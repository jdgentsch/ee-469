==> flow/design.v <==
module next (doBranch, nextAdrx, wbBranchCtl, wbRfRdData0, wbImmediate, wbZFlag, clk, reset);
	output reg doBranch;
	output reg [8:0] nextAdrx;
	input [8:0] wbRfRdData0;
	input [1:0] wbBranchCtl;
	input [15:0] wbImmediate;
	input wbZFlag;
	input clk, reset;
	parameter [1:0] NO_BR = 2'b00, BRANCH = 2'b01, JUMP = 2'b10, JUMP_REG = 2'b11;
	always @(posedge clk) begin
		if (reset) begin
			doBranch <= 1'b0;
			nextAdrx <= 9'b0;
		end else if (wbBranchCtl == JUMP) begin  
			doBranch <= 1'b1;
			nextAdrx <= wbImmediate[8:0];
		end else if (wbBranchCtl == BRANCH && !wbZFlag) begin  
			doBranch <= 1'b1;
			nextAdrx <= wbImmediate[8:0];
		end else if (wbBranchCtl == JUMP_REG) begin
			doBranch <= 1'b1;
			nextAdrx <= wbRfRdData0;
		end else begin
			doBranch <= 1'b0;
			nextAdrx <= 9'b0;
		end
	end
endmodule
# ---- From RTL to reports: next
# The steps from the RTL of next to its reports follow in flow order.
# Line numbers count from 1 in the design file above.
# Operators: Yosys type, input widths -> output width; for muxes data width and select width s.
# Library cell names are shortened.
# The mark n/a stands for no value.
dict set report design {
  design {next}
  clock {clk}
  cell_library {sky130hd}
  lib_corner {tt_025C_1v80}
}

# ---- Word-level counts
# Source: Yosys, flattened and elaborated, memories not mapped. Widths are those after wreduce; folded enables and synchronous resets count as part of the registers. Registers that Yosys merges into a memory's read port (data or address) are not register bits. Print and check cells do not count. Equal cells are merged and count once.
dict set report bits {
  regBits 10
  elab_cells 13
  inputBits 30
}
dict set report classes {
  reduce_and_logical 2
  muxes 6
  equal 3
}
# op n
set op_table {}
lappend op_table {{$mux 9} 3}
lappend op_table {{$eq 2x2->1 const B} 2}
lappend op_table {{$mux 1} 3}
lappend op_table {{$eq 2x1->1 const B} 1}
lappend op_table {{$logic_and 1x1->1} 1}
lappend op_table {{$logic_not 1->1} 1}

# ---- Longest topological paths
# Yosys ltp: most cells in a row. Word level: on the elaborated netlist, between registers, memories and ports. Mapped: between sequential cells and ports; inverters and the memories' decode and read muxes count.
dict set report logic_depth {
  word_depth 4
  abc_area 0
  ltp_mapped 3
  depth_no_buf 2
}

# ---- Netlist
# Yosys stat after the flow's synthesis: flattened, memories mapped to cells. It holds for the ABC_AREA given above (unset counts as 0); a run with the other value may have another netlist.
# Totals and module areas in this step are rounded.
# type n area_total_um2
set types {}
lappend types {dfxtp_1 10 200.192}
lappend types {mux2i_1 9 90.086}
lappend types {o32ai_1 9 78.826}
lappend types {inv_1 10 37.536}
lappend types {buf_2 2 10.01}
lappend types {or3b_1 1 8.758}
lappend types {clkbuf_1 2 7.507}
lappend types {or2b_1 1 7.507}
lappend types {nand2b_1 1 6.256}
lappend types {a21oi_1 1 5.005}
dict set report mapped {
  yosys_area_um2 452
  ffs 10
  buffers 4
  seqArea_um2 200
  stdcells 46
}

# ---- Path before layout
# Path of least setup slack by OpenSTA after synthesis, without wires, with an ideal clock, recovery checks aside; 20% of the period is set as input and as output delay. Where synthesis merged equal registers, the netlist keeps one of their names.
dict set report synth_path {
  path_kind {in2reg}
  start {in wbBranchCtl[1]}
  end {reg nextAdrx[0]}
  driving_pins 3
  path_delay_ns 0.785
  slack_ns -0.012
  period_ns 0.966
  t_arrival_ns 0.886
  t_first_pin_ns 0.193
  required_time_ns 0.874
  period_less_setup_slack_ns 0.978
}
# "path_delay_ns" = arrival - input delay + setup time.
# "driving_pins" counts driving pins, that of a launching flip-flop among them; a cell with two outputs on the path counts twice.
# "period_less_setup_slack_ns" is the clock period less the worst setup slack; recovery checks do not enter. This is arithmetic on one report: input and output delays are still those of the set period (20% each).
# The rows between start and end are the longest chain of elaborated cells between them; the timing report does not say that the signal goes this way. Where chains are equally long, one stands for them.
# A line is the first line of the expression or statement that the cell stems from. Yosys adds cells for indexed reads and writes and turns some case tables into memories.
# A register here has more assigning lines than the two given.
dict set report synth_between {
  cell_sequence {or3b_1 buf_2 o32ai_1}
  elab_chain_len 4
  cone_cells 7
  cone_lines 3
  cone_classes {3 x eq/ne; 3 x mux; 1 x reduce/logical}
}
# element line
set synth_rtl {}
lappend synth_rtl {{start, declared} 5} ;# input [1:0] wbBranchCtl;
lappend synth_rtl {{$eq 2x2->1} 20} ;# end else if (wbBranchCtl == JUMP_REG) begin
lappend synth_rtl {{$mux 9} 20}
lappend synth_rtl {{$mux 9} 17} ;# end else if (wbBranchCtl == BRANCH && !wbZFlag) begin
lappend synth_rtl {{$mux 9} 14} ;# end else if (wbBranchCtl == JUMP) begin
lappend synth_rtl {{end, assigned} 16} ;# nextAdrx <= wbImmediate[8:0];
lappend synth_rtl {{end, assigned} 19} ;# nextAdrx <= wbImmediate[8:0];
lappend synth_rtl {{end, declared} 3} ;# output reg [8:0] nextAdrx;

# ---- Path in the finished layout
# From the final timing report of run B: the path of least setup slack in the routed layout; clock arrival at registers is part of the times.
dict set report layout_path {
  path_kind {reg2out}
  start {reg nextAdrx[5]}
  end {out nextAdrx[5]}
  required_time_ns 0.89
  slack_ns 0.05
  period_ns 1.11
  t_first_pin_ns 0.26
  driving_pins 2
  t_arrival_ns 0.84
}
# A register here has more assigning lines than the two given.
dict set report layout_between {
  cell_sequence {dfxtp_1 dlygate4sd2_1}
  elab_chain_len 0
  cone_cells 0
  cone_lines 0
}
# element line
set layout_rtl {}
lappend layout_rtl {{start, declared} 3} ;# output reg [8:0] nextAdrx;
lappend layout_rtl {{start, assigned} 16} ;# nextAdrx <= wbImmediate[8:0];
lappend layout_rtl {{start, assigned} 19} ;# nextAdrx <= wbImmediate[8:0];
lappend layout_rtl {{end, declared} 3}

## Implementation results

next through Yosys and OpenROAD on sky130hd: 2 stored runs, unordered, with their settings and measured results. The constraints put input and output delay at 20% of the set period each and load the outputs with 0.01 pF.
"achievedPeriod_ns" = clock period - worst setup slack. The figure is calculated, with input and output delays left at 20% of the set period.
"worst_path_allowed_less_slack_ns" = time allowed to the worst setup path (clock period - input delay - output delay, where it has them) - its slack; a late launch clock adds to it, a late capture clock takes from it.
"fin_power_uw": no workload was simulated; the value follows from the tool's default switching activity.
The measured numbers are rounded.

[flow] run A: files
==> flow/run.sh <==
#!/bin/bash
# the make line also repeats the synthesis and layout settings of config.mk as NAME=value (left out here)
make -C /OpenROAD-flow-scripts/flow DESIGN_CONFIG=/design/flow/config.mk WORK_HOME=/design/flow/orfs CLKGATE_MAP_FILE= finish
==> flow/config.mk <==
export PLATFORM = sky130hd
export DESIGN_NAME = next
export DESIGN_NICKNAME = next
export VERILOG_FILES = /design/flow/design.v
export SDC_FILE = /design/flow/constraint.sdc
export NUM_CORES = 4
export LEC_CHECK = 0
export ABC_AREA = 0
export CAP_MARGIN = 20
export CELL_PAD_IN_SITES_DETAIL_PLACEMENT = 0
export CORE_MARGIN = 2
export CORE_UTILIZATION = 51
export CTS_CLUSTER_DIAMETER = 244
export GPL_TIMING_DRIVEN = 1
export MAX_ROUTING_LAYER = met5
export MIN_ROUTING_LAYER = met1
export SLEW_MARGIN = 20
==> flow/constraint.sdc <==
create_clock -name core_clock -period 1.36 [get_ports {clk}]
set_input_delay 0.2720 -clock core_clock [delete_from_list [all_inputs] [get_ports {clk}]]
set_output_delay 0.2720 -clock core_clock [all_outputs]
set_load 0.01 [all_outputs]

[flow] run A: did not finish, floorplanning stopped with PDN-0185

[flow] run B: files
==> flow/run.sh <==
#!/bin/bash
# the make line also repeats the synthesis and layout settings of config.mk as NAME=value (left out here)
make -C /OpenROAD-flow-scripts/flow DESIGN_CONFIG=/design/flow/config.mk WORK_HOME=/design/flow/orfs CLKGATE_MAP_FILE= finish
==> flow/config.mk <==
export PLATFORM = sky130hd
export DESIGN_NAME = next
export DESIGN_NICKNAME = next
export VERILOG_FILES = /design/flow/design.v
export SDC_FILE = /design/flow/constraint.sdc
export NUM_CORES = 4
export LEC_CHECK = 0
export CAP_MARGIN = 20
export CORE_MARGIN = 2
export CORE_UTILIZATION = 40
export SLEW_MARGIN = 20
==> flow/constraint.sdc <==
create_clock -name core_clock -period 1.11 [get_ports {clk}]
set_input_delay 0.2220 -clock core_clock [delete_from_list [all_inputs] [get_ports {clk}]]
set_output_delay 0.2220 -clock core_clock [all_outputs]
set_load 0.01 [all_outputs]

[flow] run B: metrics
[metrics] fin_power_uw = 918
[metrics] post_route_util_pct = 77.7
[metrics] synth_chip_area_um2 = 452
[metrics] design.die.area_um2 = 1410
[metrics] post_route_stdcell_area_um2 = 840
[metrics] setupTns_ns = 0.000
[metrics] final_hold_ws_ns = 0.425
[metrics] worst_path_allowed_less_slack_ns = 0.84
[metrics] worst_setup_path_type = reg2out
[metrics] achievedPeriod_ns = 1.061
[metrics] timing.setup.ws_ns = 0.049
